==> flow/design.v <==
`timescale 1ns / 1ps
module module1(
    input clk,
    input rst,
    input enable,
    output reg scl,
    output reg [7:0] vtg=0,
    inout sda
    );
reg [7:0]voltage;
reg direction=1;  
reg SDA;
assign sda=direction?SDA:1'bZ;   
reg [7:0] state; 
reg [7:0] address;                   
reg [7:0] count;
reg ack;
reg received_bit;
parameter STATE_IDLE=0,
          STATE_START=1,
          STATE_ADD_RW=2,
          STATE_ACK=3,
          STATE_DATA=4,
          STATE_RACK=5,
          STATE_STOP=6;
always@(negedge clk)
begin
    if(rst==1)  scl<=1;
    else begin
             if((state==STATE_IDLE)||(state==STATE_START)||(state==STATE_STOP))  
                     scl<=1;
            else    scl<=~scl;
         end 
end 
always@(posedge clk)
begin
    if(rst==1) begin
        state<=STATE_IDLE;
        direction<=1;
        SDA<=1;
        address=8'b10101011;  
        count<=8'd0;      
       end
    else begin
        case(state)
       STATE_IDLE:  begin                      
                        direction<=1;
                        SDA<=1;
                        if(enable)
                        state<=STATE_START;
                     end
       STATE_START: begin                        
                        SDA<=0;
                        count<=8;
                        state<=STATE_ADD_RW;
                    end
       STATE_ADD_RW: begin                        
                        if(scl==0) begin
                        SDA<=address[count-1];
                        if(count==0)  begin  state<=STATE_ACK; direction<=0;   end
                        else count<=count-1;
                        end
         end
       STATE_ACK:    begin                        
                        ack=1;                  
                        if(ack==1) begin  state<=STATE_DATA; count<=8;   end
                        else    begin  state<=STATE_IDLE;   end
                     end
       STATE_DATA:  begin                         
                         if(scl==0) begin            
                          received_bit<=sda;
                          voltage[0]<=received_bit;
                          voltage<=voltage<<1'b1;
                          count<=count-1'b1;
                          if(count==0) begin     state<=STATE_RACK;
                                                 direction<=1; SDA<=1;       
                                                 vtg<=8'd15;  
                                       end
                          else    begin     
                                            state<=STATE_DATA;   end
                    end
                    end
       STATE_RACK:  begin                         
                       if(scl==0) begin
                        SDA<=0;              
                        state<=STATE_STOP;
                    end
                    end
       STATE_STOP: begin                          
                        SDA<=1;
                        state<=STATE_IDLE;
                   end
        endcase              
       end
    end
endmodule
### From RTL to reports: module1

What the tools print for module1, step after step.
Line numbers count from 1 in the design file above.
Cell names lack the library's common part.
The mark n/a stands for no value.

| set-up | value |
|---|---|
| top | module1 |
| clock input | clk |
| cell library | sky130hd |
| library corner | tt_025C_1v80 |

### After elaboration

Counts by Yosys on the flattened word-level netlist (proc, flatten, opt, wreduce; memories kept). Register bits leave out memories and registers merged into their read ports (data or address). Print and check cells are left out.

| storage and ports | value |
|---|---|
| register bits | 20 |
| latch bits | 0 |
| bits in writable memories | 0 |
| bits in read-only memories | 0 |
| clocked read ports x word width | 0 |
| memory cells | 0 |
| output and inout port bits | 10 |
| elaborated cells | 60 |

| operators by class | value |
|---|---|
| $add $sub $neg | 2 |
| multiply operators | 0 |
| div/mod/pow operators | 0 |
| magnitude comparators | 0 |
| equal/unequal tests | 13 |
| shift-type cells | 1 |
| multiplexer cells | 20 |
| bitwise operators | 2 |
| reductions and logical operators | 16 |

Operators with widths:

| operator | number |
|---|---|
| 8-bit 2-to-1 mux | 8 |
| 8-bit case mux with 7-bit select | 1 |
| 8-bit by 32-bit variable part select with 1-bit output with constant A | 1 |
| 8-bit by 3-bit equality test with 1-bit output with constant B | 3 |
| 8-bit case mux with 3-bit select | 1 |
| 8-bit by 2-bit equality test with 1-bit output with constant B | 2 |
| 8-bit logical NOT | 2 |
| 2-bit != test with constant B | 7 |
| 5-bit AND reduction | 2 |
| 8-bit by 1-bit subtractor with 9-bit output with constant B | 1 |
| 4-bit AND reduction | 2 |
| 8-bit by 1-bit subtractor with 8-bit output with constant B | 1 |
| 8-bit by 1-bit equality test with 1-bit output with constant B | 1 |
| 1-bit 2-to-1 mux | 8 |
| 7-bit nonzero test | 1 |
| 2-bit OR reduction | 3 |
| 3-bit nonzero test | 2 |
| 6-bit AND reduction | 1 |
| 5-bit nonzero test | 1 |
| 1-bit case mux with 5-bit select | 1 |
| 1-bit case mux with 3-bit select | 1 |
| 1-bit logical OR | 2 |
| 1-bit inverter | 2 |

### Logic depth

Longest topological path by Yosys (ltp), each cell counted once; first at word level (registers and memories cut), then after technology mapping (sequential cells cut; the memories' decode and read muxes count).

| logic depth | value |
|---|---|
| depth in word-level cells | 4 |
| ABC_AREA | 0 |
| depth in mapped cells | 7 |
| mapped depth without buffers | 6 |

### Netlist

The flow's flattened synthesis, as Yosys stat reports it; memories are mapped. The netlist is that of the ABC_AREA named above (0 if unset); the other value can give another one.
The area totals of this step are shown rounded.

Cell types:

| cell | number |
|---|---|
| dfxtp_1 | 17 |
| mux2i_1 | 6 |
| buf_4 | 7 |
| a21oi_1 | 9 |
| nand4_1 | 7 |
| nor2_1 | 11 |
| nand3_1 | 8 |
| inv_1 | 9 |
| a211oi_1 | 4 |
| edfxtp_1 | 1 |
| ha_1 | 2 |
| nor3_1 | 5 |
| a21boi_1 | 3 |
| buf_6 | 2 |
| o211ai_4 | 1 |
| o21ai_0 | 4 |
| and2_1 | 3 |
| and3_1 | 3 |

Not listed: further types 20, cells in them 31.

| mapped netlist | value |
|---|---|
| mapped cells | 133 |
| chip area (Yosys) | 1,100 um^2 |
| mapped flip-flops | 18 |
| buffers | 14 |

Subject: module1 on sky130hd, stored results

Hello all,

Module module1, platform sky130hd: 2 stored runs of the flow (Yosys, OpenROAD) with differing settings, in no particular order. Input and output delays are each 20% of the period that was set; the output load is 0.01 pF.
"total power after layout": no workload was simulated; the value follows from the tool's default switching activity.
The measured numbers are rounded.
Settings: n/a = not set for that run.
Results: n/a = not shown.

| run | period_ns | CORE_UTILIZATION | SETUP_SLACK_MARGIN | PLACE_DENSITY_LB_ADDON | SLEW_MARGIN | MAX_ROUTING_LAYER | CAP_MARGIN | CORE_MARGIN | CELL_PAD_IN_SITES_DETAIL_PLACEMENT | GPL_TIMING_DRIVEN | CTS_CLUSTER_SIZE | MIN_ROUTING_LAYER | smallest setup slack (ns) | utilization after routing (%) | total negative setup slack (ns) | die area (um^2) | total power after layout (µW) | synthesized cell area (um^2) | standard-cell area of the final layout (um^2) | lowest hold slack (ns) |
|---|---|---|---|---|---|---|---|---|---|---|---|---|---|---|---|---|---|---|---|---|
| record 1 | 2.26 | 62 | -0.05 | 0.19 | 25 | met4 | 20 | 2 | n/a | n/a | n/a | n/a | -0.132 | 74.7 | -0.746 | 2,120 | 802 | 1,100 | 1,260 | 0.380 |
| record 2 | 3.34 | 63 | n/a | 0.05 | 40 | n/a | 20 | 2 | 2 | 1 | 55 | met2 | n/a | n/a | n/a | n/a | n/a | n/a | n/a | n/a |

Record 2: no final report: placement broke off with DPL-0033

Thanks
